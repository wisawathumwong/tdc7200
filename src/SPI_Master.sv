==> flow/design.v <==
module spi_master #(
    parameter TX_WIDTH = 8,
    parameter RX_WIDTH = 24
)(
    input  logic        clk,         
    input  logic        rst_n,       
    input  logic        start,       
    input  logic [TX_WIDTH-1:0] data_in,   
    output logic [RX_WIDTH-1:0] data_out,  
    output logic        busy,        
    output logic        sclk,
    output logic        mosi,
    input  logic        miso,
    output logic        ss_n
);
    typedef enum logic [1:0] {IDLE, LOAD, TRANSFER, DONE} state_t;
    state_t state, next_state;
    logic [RX_WIDTH-1:0] shift_reg_rx;
    logic [TX_WIDTH-1:0] shift_reg_tx;
    logic [5:0] bit_cnt;  
    logic sclk_en;
    logic sclk_int;
    always_ff @(posedge clk or negedge rst_n) begin
        if (!rst_n)
            state <= IDLE;
        else
            state <= next_state;
    end
    always_comb begin
        next_state = state;
        case (state)
            IDLE:     if (start) next_state = LOAD;
            LOAD:     next_state = TRANSFER;
            TRANSFER: if (bit_cnt == RX_WIDTH && !sclk_en) next_state = DONE;
            DONE:     next_state = IDLE;
        endcase
    end
    assign busy = (state != IDLE);
    always_ff @(posedge clk or negedge rst_n) begin
        if (!rst_n)
            bit_cnt <= 0;
        else if (state == LOAD)
            bit_cnt <= 0;
        else if (sclk_en && sclk_int)
            bit_cnt <= bit_cnt + 1;
    end
    always_ff @(posedge clk or negedge rst_n) begin
        if (!rst_n)
            sclk_int <= 0;
        else if (state == TRANSFER)
            sclk_int <= ~sclk_int;
        else
            sclk_int <= 0;
    end
    assign sclk = (state == TRANSFER) ? sclk_int : 1'b0;
    assign sclk_en = (state == TRANSFER);
    always_ff @(posedge clk or negedge rst_n) begin
        if (!rst_n)
            shift_reg_tx <= '0;
        else if (state == LOAD)
            shift_reg_tx <= data_in;
        else if (sclk_int && bit_cnt < TX_WIDTH)
            shift_reg_tx <= {shift_reg_tx[TX_WIDTH-2:0], 1'b0};  
    end
    assign mosi = (bit_cnt < TX_WIDTH) ? shift_reg_tx[TX_WIDTH-1] : 1'b0;
    always_ff @(posedge clk or negedge rst_n) begin
        if (!rst_n)
            shift_reg_rx <= '0;
        else if (state == TRANSFER && sclk_int)
            shift_reg_rx <= {shift_reg_rx[RX_WIDTH-2:0], miso};
    end
    assign data_out = shift_reg_rx;
    assign ss_n = (state == IDLE) ? 1'b1 : 1'b0;
endmodule
Step by step through the tools: spi_master
Tool output for the design above, in the order of the flow.
Line numbers count from 1 in the design file above.
Cell names lack the library's common part.
{"block": "design", "top_module": "spi_master", "clk_port": "clk", "lib": "sky130hd", "pvt_corner": "tt_025C_1v80"}

After elaboration
Yosys after proc, flatten, opt, wreduce and memory -nomap, before mapping. Memory bits, and registers merged into a memory's read port (data or address), are not among the register bits. Print and check cells are not counted. Equal cells are merged and count once.
{"block": "word_totals", "input_bits": 12, "ff_bits": 41, "output_inout_bits": 28, "wordCells": 34}
{"block": "op_classes", "n_addsub": 1, "eq_ne": 6, "muxes": 11, "reduce_and_logical": 9, "bitwise": 1, "n_cmp": 1}
{"block": "op_table", "op": "two-way mux 8 bit", "n": 2}
{"block": "op_table", "op": "two-way mux 6 bit", "n": 2}
{"block": "op_table", "op": "case mux 2 bit (select 4 bit)", "n": 1}
{"block": "op_table", "op": "nonzero test 2 bit", "n": 3}
{"block": "op_table", "op": "adder 6 x 1 -> 6 bit (second input constant)", "n": 1}
{"block": "op_table", "op": "less-than comparator 6 x 4 -> 1 bit (second input constant)", "n": 1}
{"block": "op_table", "op": "equality test 6 x 5 -> 1 bit (second input constant)", "n": 1}
{"block": "op_table", "op": "equality test 2 bit (second input constant)", "n": 2}
{"block": "op_table", "op": "!= test 2 bit (second input constant)", "n": 2}
{"block": "op_table", "op": "two-way mux 2 bit", "n": 2}
{"block": "op_table", "op": "two-way mux 1 bit", "n": 4}
{"block": "op_table", "op": "logical AND 1 bit", "n": 3}
{"block": "op_table", "op": "equality test 2 x 1 -> 1 bit (second input constant)", "n": 1}
{"block": "op_table", "op": "zero test 2 bit", "n": 1}
{"block": "op_table", "op": "AND reduction 2 bit", "n": 1}
{"block": "op_table", "op": "inverter 1 bit", "n": 1}
{"block": "op_table", "op": "zero test 1 bit", "n": 1}

Logic depth
Depth = most cells in a row (Yosys ltp): at word level without a register or memory, in the mapped netlist without a sequential cell, where the memories' decode and read muxes count.
{"block": "logic_depth", "ltp_word": 5, "ABC_AREA": 0, "ltp_mapped": 7, "depth_no_buf": 6}

Netlist
Source: synth_stat.txt of the flow (Yosys; design flattened, memories mapped). It holds for the ABC_AREA given above (unset counts as 0); a run with the other value may have another netlist.
Totals and module areas in this step are rounded.
{"block": "types", "type": "dfrtp_1", "n": 41, "type_area_um2": 1.03E+03}
{"block": "types", "type": "mux2_2", "n": 26, "type_area_um2": 292.781}
{"block": "types", "type": "mux2i_1", "n": 7, "type_area_um2": 70.067}
{"block": "types", "type": "ha_1", "n": 5, "type_area_um2": 62.56}
{"block": "types", "type": "nand2_1", "n": 14, "type_area_um2": 52.55}
{"block": "types", "type": "o21ai_0", "n": 9, "type_area_um2": 45.043}
{"block": "types", "type": "a21oi_1", "n": 5, "type_area_um2": 25.024}
{"block": "types", "type": "buf_4", "n": 3, "type_area_um2": 22.522}
{"block": "types", "type": "inv_1", "n": 4, "type_area_um2": 15.014}
{"block": "types", "type": "nor4b_2", "n": 1, "type_area_um2": 15.014}
{"block": "types", "type": "or3_2", "n": 2, "type_area_um2": 15.014}
{"block": "types", "type": "nand3_2", "n": 1, "type_area_um2": 10.01}
{"block": "types", "type": "and2b_2", "n": 1, "type_area_um2": 8.758}
{"block": "types", "type": "nor4b_1", "n": 1, "type_area_um2": 8.758}
{"block": "types", "type": "xnor2_1", "n": 1, "type_area_um2": 8.758}
{"block": "types", "type": "xor2_1", "n": 1, "type_area_um2": 8.758}
{"block": "types", "type": "clkbuf_1", "n": 2, "type_area_um2": 7.507}
{"block": "types", "type": "nor2_1", "n": 2, "type_area_um2": 7.507}
Other cell types: 6; their cells: 6.
{"block": "mapped", "seqArea_um2": 1030, "synth_area_um2": 1740, "buf_cells": 5, "flip_flops": 41, "cells": 132}

Timing after synthesis
Source: OpenSTA report_checks on the synthesized netlist (no wires, ideal clock, input and output delay 20% of the period each), path of least setup slack; recovery checks are left aside. Register names are those of the netlist, which keeps one name where synthesis merged equal registers.
{"block": "synth_path", "kind": "register -> output", "start": "register state[0]", "end": "output sclk", "arrival_ns": 1.113, "t_first_pin_ns": 0.000, "clock_period_ns": 2.59, "slack_ns": 0.959, "path_delay_ns": 1.113, "path_stages": 6, "t_required_ns": 2.072, "path_buffers": 1, "out_delay_ns": 0.518, "period_less_setup_slack_ns": 1.631}
"path_delay_ns" is the arrival time less input delay plus setup time.
A path that ends at an output port has no setup time.
"path_stages": output pins that drive a net of the path, with the launching flip-flop's if there is one; two outputs of one cell count as two.
"period_less_setup_slack_ns" = period - worst setup slack (recovery checks aside). The figure is calculated, with input and output delays left at 20% of the set period.
Between the ends stands the longest chain of elaborated cells between them, by number of cells; it is not shown to be the way that was timed. Of several equally long chains one is given.
A line is the first line of the expression or statement that the cell stems from. Yosys adds cells for indexed reads and writes and turns some case tables into memories.
{"block": "synth_between", "cell_sequence": "dfrtp_1 -> inv_1 -> ha_1 -> nand2_1 -> inv_2 -> buf_4", "elab_chain_len": 2, "cells_between": 2, "cone_classes": "1 x eq/ne; 1 x mux"}
{"block": "synth_lines", "element": "start, declared", "line": 17, "text": "state_t state, next_state;"}
{"block": "synth_lines", "element": "start, assigned", "line": 25, "text": "state <= IDLE;"}
{"block": "synth_lines", "element": "start, assigned", "line": 27, "text": "state <= next_state;"}
{"block": "synth_lines", "element": "equality test 2 bit", "line": 55, "text": "assign sclk = (state == TRANSFER) ? sclk_int : 1'b0;"}
{"block": "synth_lines", "element": "two-way mux 1 bit", "line": 55}
{"block": "synth_lines", "element": "end, declared", "line": 11, "text": "output logic        sclk,"}

Path in the finished layout
From the final timing report of entry A: the path of least setup slack in the routed layout; clock arrival at registers is part of the times.
{"block": "layout_path", "kind": "register -> output", "start": "register bit_cnt[4]", "end": "output mosi", "path_stages": 3, "out_delay_ns": 0.36, "path_buffers": 1, "slack_ns": 0.13, "clock_period_ns": 1.81, "t_required_ns": 1.45, "arrival_ns": 1.32, "t_first_pin_ns": 0.28}
Between the ends stands the longest chain of elaborated cells between them, by number of cells; it is not shown to be the way that was timed. Of several equally long chains one is given.
A register here has more assigning lines than the two given.
{"block": "layout_between", "cell_sequence": "dfrtp_1 -> nor4b_1 -> dlygate4sd2_1", "elab_chain_len": 2, "cells_between": 2, "cone_classes": "1 x compare; 1 x mux"}
{"block": "layout_lines", "element": "start, declared", "line": 20, "text": "logic [5:0] bit_cnt;"}
{"block": "layout_lines", "element": "start, assigned", "line": 41, "text": "bit_cnt <= 0;"}
{"block": "layout_lines", "element": "start, assigned", "line": 45, "text": "bit_cnt <= bit_cnt + 1;"}
{"block": "layout_lines", "element": "less-than comparator 6 x 4 -> 1 bit", "line": 65, "text": "assign mosi = (bit_cnt < TX_WIDTH) ? shift_reg_tx[TX_WIDTH-1] : 1'b0;"}
{"block": "layout_lines", "element": "two-way mux 1 bit", "line": 65}
{"block": "layout_lines", "element": "end, declared", "line": 12, "text": "output logic        mosi,"}

# Flow runs of spi_master

Module spi_master, platform sky130hd: 2 stored runs of the flow (Yosys, OpenROAD) with differing settings, in no particular order. Input and output delays are each 20% of the period that was set; the output load is 0.01 pF.
"period_less_ws_ns" = clock period - worst setup slack. The figure is calculated, with input and output delays left at 20% of the set period.
"worst_setup_path_time_ns" means the part of the period allowed to the worst setup path (the constraints hold back 20% at inputs and 20% at outputs) less its slack; where the path has registers, the arrival times of their clocks count too.
"total_power_mw" is the tool's figure for a default switching activity; nothing was simulated.
Values from the reports are rounded here.

{"run": "entry A", "settings": { "period_ns": 1.81, "CORE_UTILIZATION": 38, "PLACE_DENSITY_LB_ADDON": 0.25, "CORE_MARGIN": 3, "TNS_END_PERCENT": 40, "ABC_AREA": 0, "GPL_TIMING_DRIVEN": 1, "CAP_MARGIN": 40, "MIN_ROUTING_LAYER": "met1", "SLEW_MARGIN": 20 }, "results": { "synth_area_um2": 1740, "design.die.area_um2": 5420, "fin_util_pct": 55.4, "timing.setup.ws_ns": 0.128, "setupTns_ns": 0.000, "total_power_mw": 3.01, "period_less_ws_ns": 1.682, "worst_setup_path_time_ns": 1.32, "worst_path_kind": "register -> output" }}
{"run": "entry B", "settings": { "period_ns": 2.52, "CORE_UTILIZATION": 43, "PLACE_DENSITY_LB_ADDON": 0.07, "HOLD_SLACK_MARGIN": 0.0, "CELL_PAD_IN_SITES_DETAIL_PLACEMENT": 2, "TNS_END_PERCENT": 25, "CTS_CLUSTER_DIAMETER": 68, "MAX_ROUTING_LAYER": "met4", "CAP_MARGIN": 20, "CORE_MARGIN": 2, "SLEW_MARGIN": 20 }, "results": { "synth_area_um2": 1740, "design.die.area_um2": 4560, "fin_util_pct": 57.5, "timing.setup.ws_ns": 0.161, "setupTns_ns": 0.000, "total_power_mw": 2.15, "period_less_ws_ns": 2.359, "worst_setup_path_time_ns": 1.85, "worst_path_kind": "register -> output" }}
